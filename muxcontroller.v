==> flow/design.v <==
module mux_controller (
    input wire clk,
    input wire rst,
    input wire start_mux,
    input wire [7:0] mux_val,
    output reg mux_done,
    output reg spi_clk,
    output reg spi_mosi,
    output reg spi_cs,
    output reg [7:0] gpio_mux
);
reg [3:0] state;
reg [7:0] shift_reg;
reg [2:0] bit_cnt;
always @(posedge clk or posedge rst) begin
    if (rst) begin
        state <= 0;
        spi_cs <= 1;
        spi_clk <= 0;
        spi_mosi <= 0;
        mux_done <= 0;
        gpio_mux <= 0;
    end else begin
        case (state)
            0: if (start_mux) begin
                shift_reg <= mux_val;
                bit_cnt <= 7;
                spi_cs <= 0;
                state <= 1;
            end
            1: begin
                spi_mosi <= shift_reg[bit_cnt];
                spi_clk <= ~spi_clk;
                if (spi_clk) begin
                    bit_cnt <= bit_cnt - 1;
                    if (bit_cnt == 0) state <= 2;
                end
            end
            2: begin
                spi_cs <= 1;
                gpio_mux <= mux_val;  
                mux_done <= 1;
                state <= 3;
            end
            3: if (!start_mux) begin
                mux_done <= 0;
                state <= 0;
            end
        endcase
    end
end
endmodule
* Reports on mux_controller
The steps from the RTL of mux_controller to its reports follow in flow order.
Line numbers count from 1 in the design file above.
Cell names lack the library's common part.
A cell with -- has no value.
- Design top :: mux_controller
- Clock input :: clk
- Cell library :: sky130hd
- Library corner :: tt_025C_1v80

* Word level
Yosys after proc, flatten, opt, wreduce and memory -nomap, before mapping. Memory bits, and registers merged into a memory's read port (data or address), are not among the register bits. Print and check cells are not counted. Equal cells are merged and count once.
- Flip-flop bits (word level) :: 27
- Input port bits :: 11
- Output and inout bits :: 12
- Elaborated cells :: 42
- $add $sub $neg :: 1
- Equality and inequality tests :: 7
- Shift operators :: 1
- Mux-type cells :: 12
- Bitwise gates (word level) :: 2
- Reduce/logical cells :: 11
** Operators by type and width (number)
- 4-bit parallel mux with 4-bit select :: 1
- 4-bit two-way mux :: 4
- 2-bit != test with constant B :: 4
- 4-bit by 2-bit == test with 1-bit output with constant B :: 2
- 8-bit by 3-bit variable part select with 1-bit output :: 1
- 2-bit nonzero test :: 3
- 3-bit parallel mux with 2-bit select :: 1
- 3-bit two-way mux :: 2
- 5-bit AND reduction :: 1
- 2-bit AND reduction :: 2
- 4-bit by 1-bit == test with 1-bit output with constant B :: 1
- 4-bit zero test :: 1
- 4-bit AND reduction :: 1
- 4-bit nonzero test :: 1
- 1-bit parallel mux with 2-bit select :: 2
- 3-bit by 1-bit subtractor with 3-bit output with constant B :: 1
- 3-bit zero test :: 1
- 3-bit AND reduction :: 1
- 1-bit NOT :: 2
- 1-bit two-way mux :: 2

* Logic depth
Longest topological path by Yosys (ltp), each cell counted once; first at word level (registers and memories cut), then after technology mapping (sequential cells cut; the memories' decode and read muxes count).
- Depth in word-level cells :: 4
- ABC_AREA :: 1
- Mapped depth :: 7
- Depth with buffers taken out :: 7

* After synthesis
Source: synth_stat.txt of the flow (Yosys; design flattened, memories mapped). It holds for the ABC_AREA given above (unset counts as 0); a run with the other value may have another netlist.
** Cell types
- dfrtp_1 :: number 14, area in all 350.336 um^2
- edfxtp_1 :: number 11, area in all 330.317 um^2
- nand2_1 :: number 43, area in all 161.405 um^2
- dfstp_2 :: number 2, area in all 52.55 um^2
- inv_1 :: number 13, area in all 48.797 um^2
- nand3_1 :: number 7, area in all 35.034 um^2
- ha_1 :: number 2, area in all 25.024 um^2
- o21ai_0 :: number 4, area in all 20.019 um^2
- nor2_1 :: number 3, area in all 11.261 um^2
- a21oi_1 :: number 2, area in all 10.01 um^2
- xor2_1 :: number 1, area in all 8.758 um^2
- a211oi_1 :: number 1, area in all 7.507 um^2
- buf_4 :: number 1, area in all 7.507 um^2
- nand2_2 :: number 1, area in all 6.256 um^2
- buf_2 :: number 1, area in all 5.005 um^2
- o21ai_1 :: number 1, area in all 5.005 um^2
- inv_2 :: number 1, area in all 3.754 um^2
- Standard cells after synthesis :: 108
- Synthesis area :: 1088.5 um^2
- Sequential area :: 733.2 um^2
- Mapped flip-flops :: 27
- Buffer cells :: 2

* Worst setup path after synthesis
Path of least setup slack by OpenSTA after synthesis, without wires, with an ideal clock, recovery checks aside; 20% of the period is set as input and as output delay. Where synthesis merged equal registers, the netlist keeps one of their names.
- Kind :: input to register
- Start :: input rst
- End :: register bit_cnt[0]
- Period :: 1.5 ns
- Input delay :: 0.300 ns
- Library setup time :: 0.354 ns
- Launch time at the first pin :: 0.300 ns
- Arrival :: 1.151 ns
- Data required time :: 1.146 ns
- Path slack :: -0.005 ns
- Path delay :: 1.205 ns
- Stages on the path :: 3
- Path buffers :: 0
- Period reached after synthesis :: 1.505 ns
"path delay" is the arrival time less input delay plus setup time.
"stages on the path" counts driving pins, that of a launching flip-flop among them; a cell with two outputs on the path counts twice.
"period reached after synthesis" = period - worst setup slack (recovery checks aside). The figure is calculated, with input and output delays left at 20% of the set period.
The rows between start and end are the longest chain of elaborated cells between them; the timing report does not say that the signal goes this way. Where chains are equally long, one stands for them.
A line is the first line of the expression or statement that the cell stems from. Yosys adds cells for indexed reads and writes and turns some case tables into memories.
- Cell sequence :: inv_1 o21ai_0 a211oi_1
- Cells in the longest elaborated chain :: 2
- Elaborated cells between the ends (all ways) :: 2
- Source lines of those cells :: 0
- Classes of those cells :: logic: 1; reduce/logical: 1
** RTL lines, path after synthesis
- from (decl) :: RTL line 3 : input wire rst,
- 1-bit NOT
- 4-bit AND reduction
- to (assign) :: RTL line 27 : bit_cnt <= 7;
- to (assign) :: RTL line 35 : bit_cnt <= bit_cnt - 1;
- to (decl) :: RTL line 14 : reg [2:0] bit_cnt;

* Timing after layout
Path of least setup slack in the final report of run 2 (OpenROAD, finished layout, wires in). Where an end is a register, its clock arrival counts in the times.
- Kind :: input to register
- Start :: input start_mux
- End :: register shift_reg[0]
- Period :: 1.86 ns
- Input delay :: 0.37 ns
- Library setup time :: 0.36 ns
- Launch time at the first pin :: 0.37 ns
- Arrival :: 1.62 ns
- Data required time :: 1.76 ns
- Path slack :: 0.14 ns
- Stages on the path :: 3
- Path buffers :: 1
The rows between start and end are the longest chain of elaborated cells between them; the timing report does not say that the signal goes this way. Where chains are equally long, one stands for them.
- Cell sequence :: clkdlybuf4s50_1 nand2_1 nor2_1
- Cells in the longest elaborated chain :: 1
- Elaborated cells between the ends (all ways) :: 1
- Source lines of those cells :: 0
- Classes of those cells :: reduce/logical: 1
** RTL lines, path post-layout
- from (decl) :: RTL line 4 : input wire start_mux,
- 3-bit AND reduction
- to (assign) :: RTL line 26 : shift_reg <= mux_val;
- to (decl) :: RTL line 13 : reg [7:0] shift_reg;

Wiki page: mux_controller / flow data

Measured results for mux_controller: 2 stored runs of the Yosys and OpenROAD flow on sky130hd. The settings differ; the order carries no meaning. The constraints put input and output delay at 20% of the set period each and load the outputs with 0.01 pF.
"clock period reached" = clock period - worst setup slack. The figure is calculated, with input and output delays left at 20% of the set period.
"critical setup path time" means the part of the period allowed to the worst setup path (the constraints hold back 20% at inputs and 20% at outputs) less its slack; where the path has registers, the arrival times of their clocks count too.
By "power" is meant OpenSTA's value without simulated activity: inputs other than the clock are taken to toggle once in ten clock periods, and the tool carries that through the logic.

** Run 1
- Settings :: period_ns=1.05; CORE_UTILIZATION=67; PLACE_DENSITY=0.46; CORE_ASPECT_RATIO=0.51; CTS_CLUSTER_DIAMETER=346; CAP_MARGIN=25; SLEW_MARGIN=40; CORE_MARGIN=2
- Outcome :: no results, floorplanning failed with PDN-0185

** Run 2
- Settings :: period_ns=1.86; CORE_UTILIZATION=39; SETUP_SLACK_MARGIN=0.04; PLACE_DENSITY=0.53; CORE_ASPECT_RATIO=0.67; CELL_PAD_IN_SITES_DETAIL_PLACEMENT=1; TNS_END_PERCENT=70; ABC_AREA=1; GPL_TIMING_DRIVEN=0; CAP_MARGIN=35; CORE_MARGIN=2; SLEW_MARGIN=20
- Area of the standard cells in the finished layout :: 1450.1 um^2
- Worst hold slack in the final report :: 0.475 ns
- Mapped cell area after synthesis :: 1088.5 um^2
- Worst slack on setup checks :: 0.138 ns
- Critical setup path time :: 1.35 ns
- Type of the worst setup path :: input to register
- Area of the die :: 3238.4 um^2
- Summed negative setup slack :: 0.000 ns
- Post-route utilization :: 55.6 %
- Power :: 1964 uW
- Clock period reached :: 1.722 ns
