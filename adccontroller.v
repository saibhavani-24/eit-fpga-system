==> flow/design.v <==
module adc7606c_advanced_controller (
    input wire clk,
    input wire reset_n,
    input wire start_config,
	input wire step_done,
    input wire [7:0] channel_mask,
    output reg convst,
    input wire busy,
    output reg cs_n,
    output reg sclk,
    output reg mosi,
    input wire miso,
    input wire [15:0] adc_data_in_0,
    input wire [15:0] adc_data_in_1,
    input wire [15:0] adc_data_in_2,
    input wire [15:0] adc_data_in_3,
    input wire [15:0] adc_data_in_4,
    input wire [15:0] adc_data_in_5,
    input wire [15:0] adc_data_in_6,
    input wire [15:0] adc_data_in_7,
    output reg [2:0] channel,
    output reg [15:0] data_out,
    output reg data_ready,
    output reg crc_error,
    output reg timeout_error
);
     parameter IDLE = 3'd0,
          CONFIGURE = 3'd1,
          WAIT_BUSY = 3'd2,
          READ_DATA = 3'd3,
          DONE = 3'd4;
    reg [2:0] state, next_state;
    reg [31:0] spi_frame;
    reg [5:0] spi_bit_cnt;
    reg [7:0] crc;
    reg [2:0] config_channel;
    reg [7:0] mask_latched;
    reg [2:0] read_index;
    reg [15:0] sample_accum[7:0];
    reg [2:0] sample_count;
    reg [15:0] decimated_data;
    reg [15:0] timeout_counter;
    function [7:0] crc8;
        input [23:0] data;
        integer i;
        reg [7:0] crc;
        begin
            crc = 8'h00;
            for (i = 23; i >= 0; i = i - 1) begin
                crc = crc ^ {data[i], 7'b0};
                if (crc[7]) crc = (crc << 1) ^ 8'h07;
                else        crc = (crc << 1);
            end
            crc8 = crc;
        end
    endfunction
    reg [4:0] clk_div;
    wire spi_clk_en = (clk_div == 0);
    always @(posedge clk or negedge reset_n) begin
        if (!reset_n)
            clk_div <= 0;
        else
            clk_div <= clk_div + 1;
    end
    always @(posedge clk or negedge reset_n) begin
        if (!reset_n) begin
            state <= IDLE;
            cs_n <= 1;
            sclk <= 0;
            mosi <= 0;
            convst <= 0;
            data_out <= 16'h0000;
            channel  <= 3'b000;
            data_ready <= 0;
            config_channel <= 0;
            crc_error <= 0;
            timeout_error <= 0;
            timeout_counter <= 0;
        end else begin
            state <= next_state;
            case (state)
                IDLE: begin
                    data_ready <= 0;
                    timeout_error <= 0;
                    crc_error <= 0;
                    if (start_config) begin
                        mask_latched <= channel_mask;
                        config_channel <= 0;
                        spi_frame[31:24] <= {1'b0, 1'b0, 6'h01};  
                        spi_frame[23:8]  <= 16'h00A0;  
                        spi_frame[7:0]   <= crc8(spi_frame[31:8]);
                        spi_bit_cnt <= 0;
                        cs_n <= 0;
                        next_state <= CONFIGURE;
                    end else begin
                        next_state <= WAIT_BUSY;
                    end
                end
                CONFIGURE: begin
                    if (spi_clk_en) begin
                        sclk <= ~sclk;
                        if (sclk == 0) begin
                            mosi <= spi_frame[31];
                            spi_frame <= {spi_frame[30:0], 1'b0};
                            spi_bit_cnt <= spi_bit_cnt + 1;
                            if (spi_bit_cnt == 31) begin
                                cs_n <= 1;
                                next_state <= WAIT_BUSY;
                            end
                        end
                    end
                end
                WAIT_BUSY: begin
                    convst <= 1;
                    if (busy) begin
                        timeout_counter <= 0;
                        next_state <= WAIT_BUSY;
                    end else begin
                        convst <= 0;
                        read_index <= 0;
                        sample_count <= 0;
                        next_state <= READ_DATA;
                    end
                    if (timeout_counter > 16'hFFFF) begin
                        timeout_error <= 1;
                        next_state <= DONE;
                    end else begin
                        timeout_counter <= timeout_counter + 1;
                    end
                end
                READ_DATA: begin
                    if (mask_latched[read_index]) begin
                        sample_accum[read_index] <= adc_data_in_0[read_index];
                        sample_accum[read_index] <= adc_data_in_1[read_index];
                        sample_accum[read_index] <= adc_data_in_2[read_index];
                        sample_accum[read_index] <= adc_data_in_3[read_index];
                        sample_accum[read_index] <= adc_data_in_4[read_index];
                        sample_accum[read_index] <= adc_data_in_5[read_index];
                        sample_accum[read_index] <= adc_data_in_6[read_index];
                        sample_accum[read_index] <= adc_data_in_7[read_index];
                        decimated_data <= sample_accum[read_index];  
                        data_out <= decimated_data;
                        channel <= read_index;
                        data_ready <= 1;
                    end else begin
                        data_ready <= 0;
                    end
                    if (read_index == 7)
                        next_state <= DONE;
                    else
                        read_index <= read_index + 1;
                end
                DONE: begin
                    data_ready <= 0;
                    next_state <= IDLE;
                end
            endcase
        end
    end
endmodule
== From RTL to reports: adc7606c_advanced_controller ==
What the tools print for adc7606c_advanced_controller, step after step.
Line numbers count from 1 in the design file above.
Operators: Yosys type, input widths -> output width; for muxes data width and select width s.
Cell names lack the library's common part.
A cell with - has no value.

* Design top: adc7606c_advanced_controller
* Clock: clk
* Cell library: sky130hd
* Corner: tt_025C_1v80

== Word-level counts ==
Source: Yosys, flattened and elaborated. Widths are those after wreduce. Registers that Yosys merges into a memory's read port (data or address) are not register bits. Print and check cells do not count. Equal cells are merged and count once.

* Bits in writable memories: 0
* Memory bits (read-only): 0
* Memory cells: 0
* Flip-flop bits (word level): 125
* Bits in latches: 0
* Clocked read ports x word width: 0
* Cells after elaboration: 246

* Divide/modulo/power cells: 0
* Add/subtract/negate cells: 4
* Shift operators: 2
* Equal/unequal tests: 21
* Bitwise gates (word level): 47
* Multipliers: 0
* Multiplexer cells: 118
* Magnitude comparators: 1
* Reductions and logical operators: 28

{| class="wikitable"
|+ Operator list
! operator !! number
|-
| $mux 8 || 52
|-
| $xor 8x8->8 || 23
|-
| $pmux 16 s8 || 1
|-
| $mux 3 || 31
|-
| $mux 16 || 5
|-
| $not 3->3 || 23
|-
| $reduce_and 4->1 || 9
|-
| $pmux 16 s2 || 1
|-
| $pmux 8 s2 || 2
|-
| $ne 2x2->1 const B || 9
|-
| $mux 6 || 3
|-
| $add 16x1->16 const B || 1
|-
| $gt 16x16->1 const B || 1
|-
| $shiftx 16x3->1 || 1
|-
| $mux 1 || 16
|-
| $eq 3x3->1 const B || 5
|-
| $pmux 3 s5 || 1
|-
| $eq 3x2->1 const B || 4
|-
| $pmux 6 s2 || 1
|-
| $reduce_and 5->1 || 2
|-
| $reduce_and 3->1 || 3
|-
| $reduce_and 2->1 || 4
|-
| $reduce_bool 2->1 || 4
|-
| $shiftx 8x3->1 || 1
|-
| $eq 3x1->1 const B || 2
|-
| $logic_not 3->1 || 2
|-
| $add 6x1->6 const B || 1
|-
| $eq 6x5->1 const B || 1
|}

Other operator kinds: 10; their cells: 12.

== Logic depth ==
Longest topological path by Yosys (ltp), each cell counted once; first at word level (registers and memories cut), then after technology mapping (sequential cells cut; the memories' decode and read muxes count).

* Word-level depth: 118
* ABC_AREA: 0
* Mapped depth: 7

== After synthesis ==
Source: synth_stat.txt of the flow (Yosys; design flattened, memories mapped). It holds for the ABC_AREA given above (unset counts as 0); a run with the other value may have another netlist.
The area totals of this step are shown rounded.

* Mapped cells: 311
* Cell area after synthesis: 4,130 um2
* Sequential part of the area: 2,280 um2
* Mapped flip-flops: 79
* Buffer cells: 26

{| class="wikitable"
|+ Cells by type
! cell !! number
|-
| edfxtp_1 || 61
|-
| dfrtp_1 || 17
|-
| xnor3_1 || 11
|-
| xnor2_1 || 18
|-
| and2_1 || 25
|-
| buf_4 || 16
|-
| ha_1 || 9
|-
| xor2_1 || 11
|-
| mux2_2 || 8
|-
| nand2_1 || 22
|-
| xor3_1 || 3
|-
| nor2_1 || 18
|-
| a21oi_1 || 10
|-
| mux2i_1 || 5
|-
| xnor2_2 || 3
|-
| mux4_2 || 2
|-
| nand3_1 || 8
|-
| o21ai_0 || 8
|}

Not listed: further types 26, cells in them 56.

== Path before layout ==
Path of least setup slack by OpenSTA after synthesis, without wires, with an ideal clock, recovery checks aside; 20% of the period is set as input and as output delay. Where synthesis merged equal registers, the netlist keeps one of their names.

* Path type: register -> register
* Start: register state[1]
* End: register spi_bit_cnt[0]
* Path delay: 3.447 ns
* Slack: 1.373 ns
* Arrival time: 3.014 ns
* Stages: 7
* Data required time: 4.387 ns
* Buffers on the path: 1
* Clock period: 4.82 ns
* Synthesis period reached: 3.447 ns

"path delay" is the arrival time less input delay plus setup time.
"stages" counts driving pins, that of a launching flip-flop among them; a cell with two outputs on the path counts twice.
"synthesis period reached" is the clock period less the worst setup slack; recovery checks do not enter. This is arithmetic on one report: input and output delays are still those of the set period (20% each).
Between the ends stands the longest chain of elaborated cells between them, by number of cells; it is not shown to be the way that was timed. Of several equally long chains one is given.
Each line given opens the expression or statement behind the cell; cells for indexed reads and writes are added by Yosys, which also makes memories of some case tables.
Only ways into the end's enable, where the timed path ends, are counted here.

* Path through: dfrtp_1 > clkbuf_1 > nor3b_1 > nand2_1 > nor2_1 > a21oi_1 > nor2_1
* Length of the longest elaborated chain: 3

{| class="wikitable"
|+ RTL lines, path after synthesis
! what !! line !! source
|-
| start: declaration || 32 || <nowiki>reg [2:0] state, next_state;</nowiki>
|-
| start: assignment || 67 || <nowiki>state <= IDLE;</nowiki>
|-
| start: assignment || 80 || <nowiki>state <= next_state;</nowiki>
|-
| $eq 3x1->1 || 81 || <nowiki>case (state)</nowiki>
|-
| $reduce_bool 2->1 || - ||
|-
| $reduce_and 5->1 || - ||
|-
| end: assignment || 92 || <nowiki>spi_bit_cnt <= 0;</nowiki>
|-
| end: assignment || 105 || <nowiki>spi_bit_cnt <= spi_bit_cnt + 1;</nowiki>
|-
| end: declaration || 34 || <nowiki>reg [5:0] spi_bit_cnt;</nowiki>
|}

== Path in the finished layout ==
From the final timing report of run 1: the path of least setup slack in the routed layout; clock arrival at registers is part of the times.

* Path type: register -> register
* Start: register spi_frame[25]
* End: register spi_frame[5]
* Buffers on the path: 0
* Data required time: 3.35 ns
* Stages: 6
* Clock period: 3.27 ns
* Slack: 0.69 ns
* Arrival time: 2.65 ns

Between the ends stands the longest chain of elaborated cells between them, by number of cells; it is not shown to be the way that was timed. Of several equally long chains one is given.

* Path through: edfxtp_1 > xnor2_1 > xor2_1 > xnor3_2 > xnor3_1 > mux2_4
* Length of the longest elaborated chain: 61

{| class="wikitable"
|+ RTL lines, path post-layout
! what !! line !! source
|-
| start: declaration || 33 || <nowiki>reg [31:0] spi_frame;</nowiki>
|-
| start: assignment || 89 || <nowiki>spi_frame[31:24] <= {1'b0, 1'b0, 6'h01};</nowiki>
|-
| start: assignment || 104 || <nowiki>spi_frame <= {spi_frame[30:0], 1'b0};</nowiki>
|-
| $xor 8x8->8 || 50 || <nowiki>crc = crc ^ {data[i], 7'b0};</nowiki>
|-
| $mux 3 || 51 || <nowiki>if (crc[7]) crc = (crc << 1) ^ 8'h07;</nowiki>
|-
| $mux 8 || 86 || <nowiki>if (start_config) begin</nowiki>
|-
| $mux 8 || 81 || <nowiki>case (state)</nowiki>
|-
| $xor 8x8->8 || 50 ||
|-
| $mux 8 || 86 ||
|-
| $mux 8 || 81 ||
|-
| (+47 left out) || - ||
|-
| $mux 8 || 81 ||
|-
| $xor 8x8->8 || 50 ||
|-
| $mux 8 || 86 ||
|-
| $mux 8 || 81 ||
|-
| $xor 8x8->8 || 50 ||
|-
| $mux 8 || 86 ||
|-
| $pmux 8 s2 || 81 ||
|-
| end: assignment || 91 || <nowiki>spi_frame[7:0]   <= crc8(spi_frame[31:8]);</nowiki>
|-
| end: assignment || 104 ||
|-
| end: declaration || 33 ||
|}

Subject: adc7606c_advanced_controller on sky130hd, stored results

Hello all,

Stored flow runs of adc7606c_advanced_controller (2 of them; Yosys, OpenROAD, sky130hd). They differ in their settings and are not a sequence. Constraints: input delay and output delay 20% of the set period each, output load 0.01 pF.
By "achieved clock period" is meant the clock period of the run minus its worst setup slack. This is arithmetic on one report: input and output delays are still those of the set period (20% each).
"critical setup path time": the worst setup path's part of the clock period (all of it between registers, 20% less for each end at a port) less its slack. A launch clock that arrives late makes it longer, a capture clock that arrives late makes it shorter.
By "total power of the final layout" is meant OpenSTA's value without simulated activity: inputs other than the clock are taken to toggle once in ten clock periods, and the tool carries that through the logic.
The measured numbers are rounded.

=== Run 1 ===
{| class="wikitable"
! Setting !! Value
|-
| period_ns || 3.27
|-
| CORE_UTILIZATION || 36
|-
| SETUP_SLACK_MARGIN || 0.43
|-
| HOLD_SLACK_MARGIN || 0.17
|-
| CELL_PAD_IN_SITES_GLOBAL_PLACEMENT || 0
|-
| TNS_END_PERCENT || 5
|-
| GPL_ROUTABILITY_DRIVEN || 1
|-
| CTS_CLUSTER_DIAMETER || 218
|-
| CAP_MARGIN || 10
|-
| CORE_MARGIN || 2
|-
| SLEW_MARGIN || 20
|-
! Result !! Value
|-
| Setup slack of the worst path || 0.695 ns
|-
| Total negative slack || 0.000 ns
|-
| Critical setup path time || 2.58 ns
|-
| Type of the worst setup path || register -> register
|-
| Post-synthesis cell area || 4,130 um2
|-
| Overall die area || 12,400 um2
|-
| Achieved clock period || 2.575 ns
|-
| Standard-cell area after layout || 4,870 um2
|-
| Post-layout utilization || 43.0%
|-
| Total power of the final layout || 2,480 uW
|}

=== Run 2 ===
{| class="wikitable"
! Setting !! Value
|-
| period_ns || 2.12
|-
| CORE_UTILIZATION || 48
|-
| PLACE_DENSITY_LB_ADDON || 0.1
|-
| HOLD_SLACK_MARGIN || 0.04
|-
| CORE_MARGIN || 5
|-
| CELL_PAD_IN_SITES_DETAIL_PLACEMENT || 1
|-
| ABC_AREA || 1
|-
| GPL_ROUTABILITY_DRIVEN || 0
|-
| CTS_CLUSTER_SIZE || 54
|-
| CAP_MARGIN || 20
|-
| SLEW_MARGIN || 20
|-
! Result !! Value
|-
| Setup slack of the worst path || -0.207 ns
|-
| Total negative slack || -0.738 ns
|-
| Critical setup path time || 2.33 ns
|-
| Type of the worst setup path || register -> register
|-
| Post-synthesis cell area || 4,660 um2
|-
| Overall die area || 11,800 um2
|-
| Achieved clock period || 2.327 ns
|-
| Standard-cell area after layout || 5,890 um2
|-
| Post-layout utilization || 61.1%
|-
| Total power of the final layout || 3,400 uW
|}

Thanks
